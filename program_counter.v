==> flow/design.v <==
module program_counter (start, Clock, Q); 
	input Clock, start;
	output reg [1:0] Q;
	reg hold;
	reg [3:0] count;
	initial begin
		Q = 2'b00;
		hold = 1'b0;
		count = 4'b0000;
	end
	always @( posedge Clock ) begin
		if ( (hold == 1'b0) && (start == 1'b1) ) begin
			hold <= 1'b1;
			Q <= 2'b00;
			count <= 4'b0000;
		end
		else if (hold == 1'b1) begin
			case (count)
				4'b0000 : begin count = 4'b0001 ; Q = 2'b00 ; hold = 1'b1 ; end  
				4'b0001 : begin count = 4'b0010 ; Q = 2'b01 ; hold = 1'b1 ; end  
				4'b0010 : begin count = 4'b0011 ; Q = 2'b01 ; hold = 1'b1 ; end  
				4'b0011 : begin count = 4'b0100 ; Q = 2'b01 ; hold = 1'b1 ; end
				4'b0100 : begin count = 4'b0101 ; Q = 2'b01 ; hold = 1'b1 ; end
				4'b0101 : begin count = 4'b0110 ; Q = 2'b10 ; hold = 1'b1 ; end
				4'b0110 : begin count = 4'b0111 ; Q = 2'b10 ; hold = 1'b1 ; end
				4'b0111 : begin count = 4'b1000 ; Q = 2'b10 ; hold = 1'b1 ; end
				4'b1000 : begin count = 4'b1001 ; Q = 2'b10 ; hold = 1'b1 ; end
				4'b1001 : begin count = 4'b1010 ; Q = 2'b11 ; hold = 1'b1 ; end
				4'b1010 : begin count = 4'b1011 ; Q = 2'b11 ; hold = 1'b1 ; end
				4'b1011 : begin count = 4'b1100 ; Q = 2'b11 ; hold = 1'b1 ; end
				4'b1100 : begin count = 4'b1101 ; Q = 2'b11 ; hold = 1'b1 ; end
				4'b1101 : begin count = 4'b1110 ; Q = 2'b11 ; hold = 1'b1 ; end
				4'b1110 : begin count = 4'b0000 ; Q = 2'b00 ; hold = 1'b0 ; end
				default : begin count = 4'b0000 ; Q = 2'b00 ; hold = 1'b0 ; end
			endcase
		end
	end
endmodule
Tool chain data of program_counter
What the tools print for program_counter, step after step.
Line numbers count from 1 in the design file above.
Operators carry their Yosys type and port widths (W data, S select, Z words).
Library cell names are shortened.
The mark - stands for no value.
- top module: program_counter
- clock input: Clock
- library: sky130hd
- library corner: tt_025C_1v80

Elaborated design
Counts by Yosys on the flattened word-level netlist (proc, flatten, opt, wreduce; memories kept). Register bits leave out memories and registers merged into their read ports (data or address); mux counts leave out enables and synchronous resets folded into registers. Print and check cells are left out. Cells with the same type and inputs are merged into one.
Memory sizes are those after Yosys's memory passes, which may raise the word count (mostly to a power of two), join words into wider ones and drop unused or constant bits.
- input port bits: 2
- memory bits (read-only) at 112
- output and inout port bits at 2
- memories: 1
- cells after elaboration: 7
- flip-flop bits (word level): 7
- memory list (name ; depth ; width ; rd ports ; wr ports ; RTL line ; text):
    (no name shown) ; 16 ; 7 ; 1 ; 0 ; 18 ; case (count)
- noted mux-type cells: 1
- bitwise logic cells at 1
- noted reductions and logical operators: 1
- operator list (kind ; number):
    $logic_and A1 B1 Y1 ; 1
    $not A1 Y1 ; 1
    $mux W1 ; 1

Logic depth
Depth = most cells in a row (Yosys ltp): at word level without a register or memory, in the mapped netlist without a sequential cell, where the memories' decode and read muxes count.
- depth after elaboration: 2
- noted ABC_AREA: 0
- noted mapped depth: 5
- gate-level depth less buffers at 5

Synthesis result
The flow's flattened synthesis, as Yosys stat reports it; memories are mapped. The netlist is that of the ABC_AREA named above (0 if unset); the other value can give another one.
- cells by type (type ; number):
    dfxtp_1 ; 7
    ha_1 ; 5
    or3b_1 ; 3
    buf_6 ; 2
    nand2_1 ; 5
    o2111ai_1 ; 2
    inv_1 ; 4
    nand3_1 ; 3
    o211ai_1 ; 2
    and4bb_2 ; 1
    and4_2 ; 1
    nand4b_1 ; 1
    o22a_1 ; 1
    o311ai_0 ; 1
    buf_4 ; 1
    nor3b_1 ; 1
    o31ai_1 ; 1
    a31oi_1 ; 1
Other cell types: 3; their cells: 3.
- noted cell area after synthesis: 426.7 µm²
- noted sequential area: 140.1 µm²
- noted flip-flop cells: 7
- cells in the netlist: 45

Path before layout
OpenSTA on the mapped netlist: ideal clock, no wires. The path of least setup slack (recovery checks aside). Input and output delay are each 20% of the period. Register names are those of the netlist, which keeps one name where synthesis merged equal registers.
- kind: register to register
- from: register count[1]
- to: register count[0]
- time at the first pin: 0.000 ns
- noted path slack: 0.014 ns
- noted path delay: 1.196 ns
- clock period: 1.21 ns
- noted stages: 6
- arrival time: 1.072 ns
- library setup time at 0.124 ns
- period reached after synthesis: 1.196 ns
"path delay" is the arrival time less input delay plus setup time.
"stages": output pins that drive a net of the path, with the launching flip-flop's if there is one; two outputs of one cell count as two.
"period reached after synthesis" = period - worst setup slack (recovery checks aside). The figure is calculated, with input and output delays left at 20% of the set period.
Between the ends stands the longest chain of elaborated cells between them, by number of cells; it is not shown to be the way that was timed. Of several equally long chains one is given.
Each line given opens the expression or statement behind the cell; cells for indexed reads and writes are added by Yosys, which also makes memories of some case tables.
The chain passes a memory read, where the word-level depth is cut; so it can be longer than that depth.
At most two assigning lines are given for a register; there are more.
- cells stage by stage: dfxtp_1 inv_1 ha_1 and4_2 a31oi_1 o31ai_1
- noted length of the longest elaborated chain: 1
- ends and longest elaborated chain, post-synthesis (what ; RTL line ; text):
    start: declaration ; 5 ; reg [3:0] count;
    start: assignment ; 15 ; count <= 4'b0000;
    start: assignment ; 19 ; 4'b0000 : begin count = 4'b0001 ; Q = 2'b00 ; hold = 1'b1 ; end
    $mem_v2 Z16 W7 ; 18 ; case (count)
    end: assignment ; 19 ;
    end: assignment ; 20 ; 4'b0001 : begin count = 4'b0010 ; Q = 2'b01 ; hold = 1'b1 ; end
    end: declaration ; 5 ;

Memo
Re: implementation data of program_counter

program_counter: 2 stored runs of the Yosys and OpenROAD flow on sky130hd. The settings differ; the order carries no meaning. The constraints put input and output delay at 20% of the set period each and load the outputs with 0.01 pF.

Run A

==> flow/run.sh <==
#!/bin/bash
# the make line also repeats the synthesis and layout settings of config.mk as NAME=value (left out here)
make -C /OpenROAD-flow-scripts/flow DESIGN_CONFIG=/design/flow/config.mk WORK_HOME=/design/flow/orfs CLKGATE_MAP_FILE= finish
==> flow/config.mk <==
export PLATFORM = sky130hd
export DESIGN_NAME = program_counter
export DESIGN_NICKNAME = program_counter
export VERILOG_FILES = /design/flow/design.v
export SDC_FILE = /design/flow/constraint.sdc
export NUM_CORES = 4
export LEC_CHECK = 0
export CAP_MARGIN = 20
export CORE_MARGIN = 8
export CORE_UTILIZATION = 51
export CTS_CLUSTER_SIZE = 59
export GPL_ROUTABILITY_DRIVEN = 0
export PLACE_DENSITY_LB_ADDON = 0.26
export SETUP_SLACK_MARGIN = 0.19
export SLEW_MARGIN = 20
export TNS_END_PERCENT = 60
==> flow/constraint.sdc <==
create_clock -name core_clock -period 2.19 [get_ports {Clock}]
set_input_delay 0.4380 -clock core_clock [delete_from_list [all_inputs] [get_ports {Clock}]]
set_output_delay 0.4380 -clock core_clock [all_outputs]
set_load 0.01 [all_outputs]

Run A: unfinished; error PDN-0185 in floorplanning.

Run B

==> flow/run.sh <==
#!/bin/bash
# the make line also repeats the synthesis and layout settings of config.mk as NAME=value (left out here)
make -C /OpenROAD-flow-scripts/flow DESIGN_CONFIG=/design/flow/config.mk WORK_HOME=/design/flow/orfs CLKGATE_MAP_FILE= finish
==> flow/config.mk <==
export PLATFORM = sky130hd
export DESIGN_NAME = program_counter
export DESIGN_NICKNAME = program_counter
export VERILOG_FILES = /design/flow/design.v
export SDC_FILE = /design/flow/constraint.sdc
export NUM_CORES = 4
export LEC_CHECK = 0
export CAP_MARGIN = 20
export CORE_ASPECT_RATIO = 0.52
export CORE_MARGIN = 2
export CORE_UTILIZATION = 36
export CTS_CLUSTER_DIAMETER = 400
export GPL_ROUTABILITY_DRIVEN = 1
export PLACE_DENSITY_LB_ADDON = 0.12
export SETUP_SLACK_MARGIN = 0.1
export SLEW_MARGIN = 20
export TNS_END_PERCENT = 50
==> flow/constraint.sdc <==
create_clock -name core_clock -period 0.865 [get_ports {Clock}]
set_input_delay 0.1730 -clock core_clock [delete_from_list [all_inputs] [get_ports {Clock}]]
set_output_delay 0.1730 -clock core_clock [all_outputs]
set_load 0.01 [all_outputs]

Run B: unfinished; error PDN-0185 in floorplanning.
